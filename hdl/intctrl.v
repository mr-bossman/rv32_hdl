==> flow/design.v <==
module intctrl
	#(parameter ADDR_WIDTH = 32,
	  parameter DATA_WIDTH = 32)
	(
		input pclk,
		input [ADDR_WIDTH-1:0] paddr,
		input [DATA_WIDTH-1:0] pdata,
		output reg [DATA_WIDTH-1:0] prdata,
		input psel,
		input penable,
		input pwrite,
		input [3:0] pstb,
		output reg pready,
		output perr,
		output cpu_interrupt,
		input APB_perr,
		input timer_int);
	reg [31:0] int_mask = 0;
	reg [31:0] int_clear = 0;
	reg [31:0] peding_int = 0;
	assign cpu_interrupt = ((peding_int & int_mask) != 0) || APB_perr;
	assign perr = 0;
	always @(*) begin
		if(paddr  == 'h20000000) begin
			prdata = peding_int;
		end else if (paddr == 'h20000004) begin
			prdata = int_mask;
		end else begin
			prdata = 32'h0;
		end
	end
	always @(posedge pclk) begin
		peding_int <= peding_int | {30'b0,timer_int,APB_perr};
		if(psel && penable && !pready) begin
			if (pwrite) begin
				if(paddr == 32'h20000000) begin
				peding_int <= peding_int & ~pdata;
				end else if (paddr == 'h20000004) begin
					int_mask <= pdata;
				end
			end
			pready <= 1;
		end
		else pready <= 0;
	end
endmodule
### Tool chain data of intctrl

The steps from the RTL of intctrl to its reports follow in flow order.
Lines are those of the file above, counted from 1.
Library cell names are shortened.
The mark - stands for no value.

| design | value |
|---|---|
| design top | intctrl |
| clock port | pclk |
| standard-cell library | sky130hd |
| library corner | tt_025C_1v80 |

### Word level

Yosys after proc, flatten, opt, wreduce and memory -nomap, before mapping. Enables and synchronous resets that opt folds into registers are not counted as muxes. Memory bits, and registers merged into a memory's read port (data or address), are not among the register bits. Print and check cells are not counted. Equal cells are merged and count once.

| operators by class | value |
|---|---|
| eq/ne operators | 2 |
| multiplexer cells | 6 |
| bitwise gates (word level) | 5 |
| reduce/logical cells | 6 |

Operator list:

| operator | number |
|---|---|
| 2-to-1 mux 32 bit | 5 |
| == test 32 x 30 -> 1 bit with constant B | 2 |
| bitwise AND 32 bit | 2 |
| OR 32 x 2 -> 32 bit | 1 |
| NOT 32 bit | 1 |
| nonzero test 32 bit | 1 |
| AND reduction 4 bit | 1 |
| logical AND 1 bit | 2 |
| logical OR 1 bit | 1 |
| NOT 1 bit | 1 |
| logical NOT 1 bit | 1 |
| 2-to-1 mux 1 bit | 1 |

| storage and ports | value |
|---|---|
| flip-flop bits (word level) | 65 |
| input bits | 74 |
| output and inout port bits | 35 |

### Depth

Depth = most cells in a row (Yosys ltp): at word level without a register or memory, in the mapped netlist without a sequential cell, where the memories' decode and read muxes count.

| logic depth | value |
|---|---|
| depth after elaboration | 5 |
| ABC_AREA | 0 |
| gate-level depth with buffers | 6 |
| depth with buffers taken out | 4 |

### Synthesis result

Source: synth_stat.txt of the flow (Yosys; design flattened, memories mapped). It holds for the ABC_AREA given above (unset counts as 0); a run with the other value may have another netlist.

| mapped netlist | value |
|---|---|
| mapped cells | 250 |
| synthesis area | 3019.1 um2 |
| sequential part of the area | 1921.8 um2 |
| mapped flip-flops | 65 |

Cells by type:

| cell | number |
|---|---|
| edfxtp_1 | 62 |
| nor3_2 | 28 |
| nand2_1 | 62 |
| a21oi_1 | 30 |
| a22oi_1 | 14 |
| dfxtp_1 | 3 |
| buf_6 | 4 |
| nor4_1 | 7 |
| clkbuf_1 | 11 |
| nand4_1 | 5 |
| mux2i_1 | 3 |
| nor4b_2 | 2 |
| nor2_1 | 7 |
| o32a_1 | 2 |
| a222oi_1 | 1 |
| nor3_1 | 2 |
| and3b_1 | 1 |
| buf_4 | 1 |

Other cell types: 5; their cells: 5.

### Worst setup path after synthesis

Path of least setup slack by OpenSTA after synthesis, without wires, with an ideal clock, recovery checks aside; 20% of the period is set as input and as output delay. Where synthesis merged equal registers, the netlist keeps one of their names.

| timing after synthesis | value |
|---|---|
| path kind | input to register |
| start point | input port paddr[9] |
| end point | register int_mask[0] |
| clock period | 7450 ps |
| data arrival time | 3889 ps |
| data required time | 7029 ps |
| slack | 3140 ps |
| delay of the path | 2820 ps |
| stages on the path | 6 |
| synthesis period reached | 4310 ps |

"delay of the path" = arrival - input delay + setup time.
"stages on the path": output pins that drive a net of the path, with the launching flip-flop's if there is one; two outputs of one cell count as two.
"synthesis period reached" is the clock period less the worst setup slack; recovery checks do not enter. This is arithmetic on one report: input and output delays are still those of the set period (20% each).
The rows between start and end are the longest chain of elaborated cells between them; the timing report does not say that the signal goes this way. Where chains are equally long, one stands for them.
Each line given opens the expression or statement behind the cell; cells for indexed reads and writes are added by Yosys, which also makes memories of some case tables.

| on the way, after synthesis | value |
|---|---|
| cells stage by stage | nor4_1 -> nand4_1 -> or3_1 -> buf_6 -> buf_6 -> nor2_1 |
| cells in the longest elaborated chain | 3 |
| elaborated cells between the ends (all ways) | 4 |
| those cells by class | 2 x eq/ne; 1 x logic; 1 x reduce/logical |

Ends and longest elaborated chain, after synthesis:

| element | line | RTL |
|---|---|---|
| from (decl) | 6 | `input [ADDR_WIDTH-1:0] paddr,` |
| == test 32 x 30 -> 1 bit | 36 | `if(paddr == 32'h20000000) begin` |
| NOT 1 bit | - |  |
| AND reduction 4 bit | - |  |
| to (assign) | 39 | `int_mask <= pdata;` |
| to (decl) | 18 | `reg [31:0] int_mask = 0;` |

### Worst path after layout

Path of least setup slack in the final report of job 1 (OpenROAD, finished layout, wires in). Where an end is a register, its clock arrival counts in the times.
The path's times are printed in steps of 10 ps; the period is the one set.

| timing after layout | value |
|---|---|
| path kind | input to output |
| start point | input port paddr[1] |
| end point | output port prdata[20] |
| clock period | 4100 ps |
| data arrival time | 3000 ps |
| data required time | 3280 ps |
| slack | 280 ps |
| stages on the path | 7 |

The rows between start and end are the longest chain of elaborated cells between them; the timing report does not say that the signal goes this way. Where chains are equally long, one stands for them.

| on the way, after layout | value |
|---|---|
| cells stage by stage | clkdlybuf4s50_1 -> nor4_1 -> nand4_1 -> or2_2 -> buf_12 -> a21oi_1 -> clkdlybuf4s50_1 |
| cells in the longest elaborated chain | 3 |
| elaborated cells between the ends (all ways) | 4 |
| those cells by class | 2 x eq/ne; 2 x mux |

Ends and longest elaborated chain, after layout:

| element | line | RTL |
|---|---|---|
| from (decl) | 6 | `input [ADDR_WIDTH-1:0] paddr,` |
| == test 32 x 30 -> 1 bit | 26 | `end else if (paddr == 'h20000004) begin` |
| 2-to-1 mux 32 bit | 26 |  |
| 2-to-1 mux 32 bit | 24 | `if(paddr == 'h20000000) begin` |
| to (decl) | 8 | `output reg [DATA_WIDTH-1:0] prdata,` |

Add stored flow runs of intctrl

Design intctrl on sky130hd. What follows are 2 stored runs of the flow, each under its own settings; their order means nothing. The constraints put input and output delay at 20% of the set period each and load the outputs with 0.01 pF.
"period reached" = clock period - worst setup slack. The figure is calculated, with input and output delays left at 20% of the set period.
By "time on the worst setup path" is meant the share of the clock period that the worst setup path is allowed (20% is reserved at inputs, 20% at outputs), minus its slack. Clock arrival times at its registers enter into it.
"total power of the final layout": no workload was simulated; the value follows from the tool's default switching activity.
"time on the worst setup path" is known to 10 ps.
Among the settings, - means not set for that run.

| item | job 1 | job 2 |
|---|---|---|
| period_ns | 4.1 | 3.22 |
| CORE_UTILIZATION | 26 | 37 |
| CAP_MARGIN | 20 | 20 |
| CORE_MARGIN | 2 | 2 |
| SLEW_MARGIN | 20 | 10 |
| SETUP_SLACK_MARGIN | - | 0.93 |
| PLACE_DENSITY | - | 0.44 |
| HOLD_SLACK_MARGIN | - | 0.08 |
| CORE_ASPECT_RATIO | - | 1.23 |
| GPL_TIMING_DRIVEN | - | 1 |
| CTS_CLUSTER_SIZE | - | 32 |
| MAX_ROUTING_LAYER | - | met5 |
| cell area after synthesis (um2) | 3019.1 | 3019.1 |
| total die area (um2) | 12490.3 | 8902.2 |
| standard-cell area after layout (um2) | 4499.3 | 4917.2 |
| utilization (%) | 39.6 | 62.0 |
| lowest setup slack (ps) | 284 | 586 |
| post-route setup TNS (ps) | 0 | 0 |
| worst-case hold slack (ps) | 532 | 557 |
| total power of the final layout (uW) | 1472 | 1726 |
| period reached (ps) | 3816 | 2634 |
| time on the worst setup path (ps) | 2180 | 1350 |
| worst setup path type | input to output | input to output |
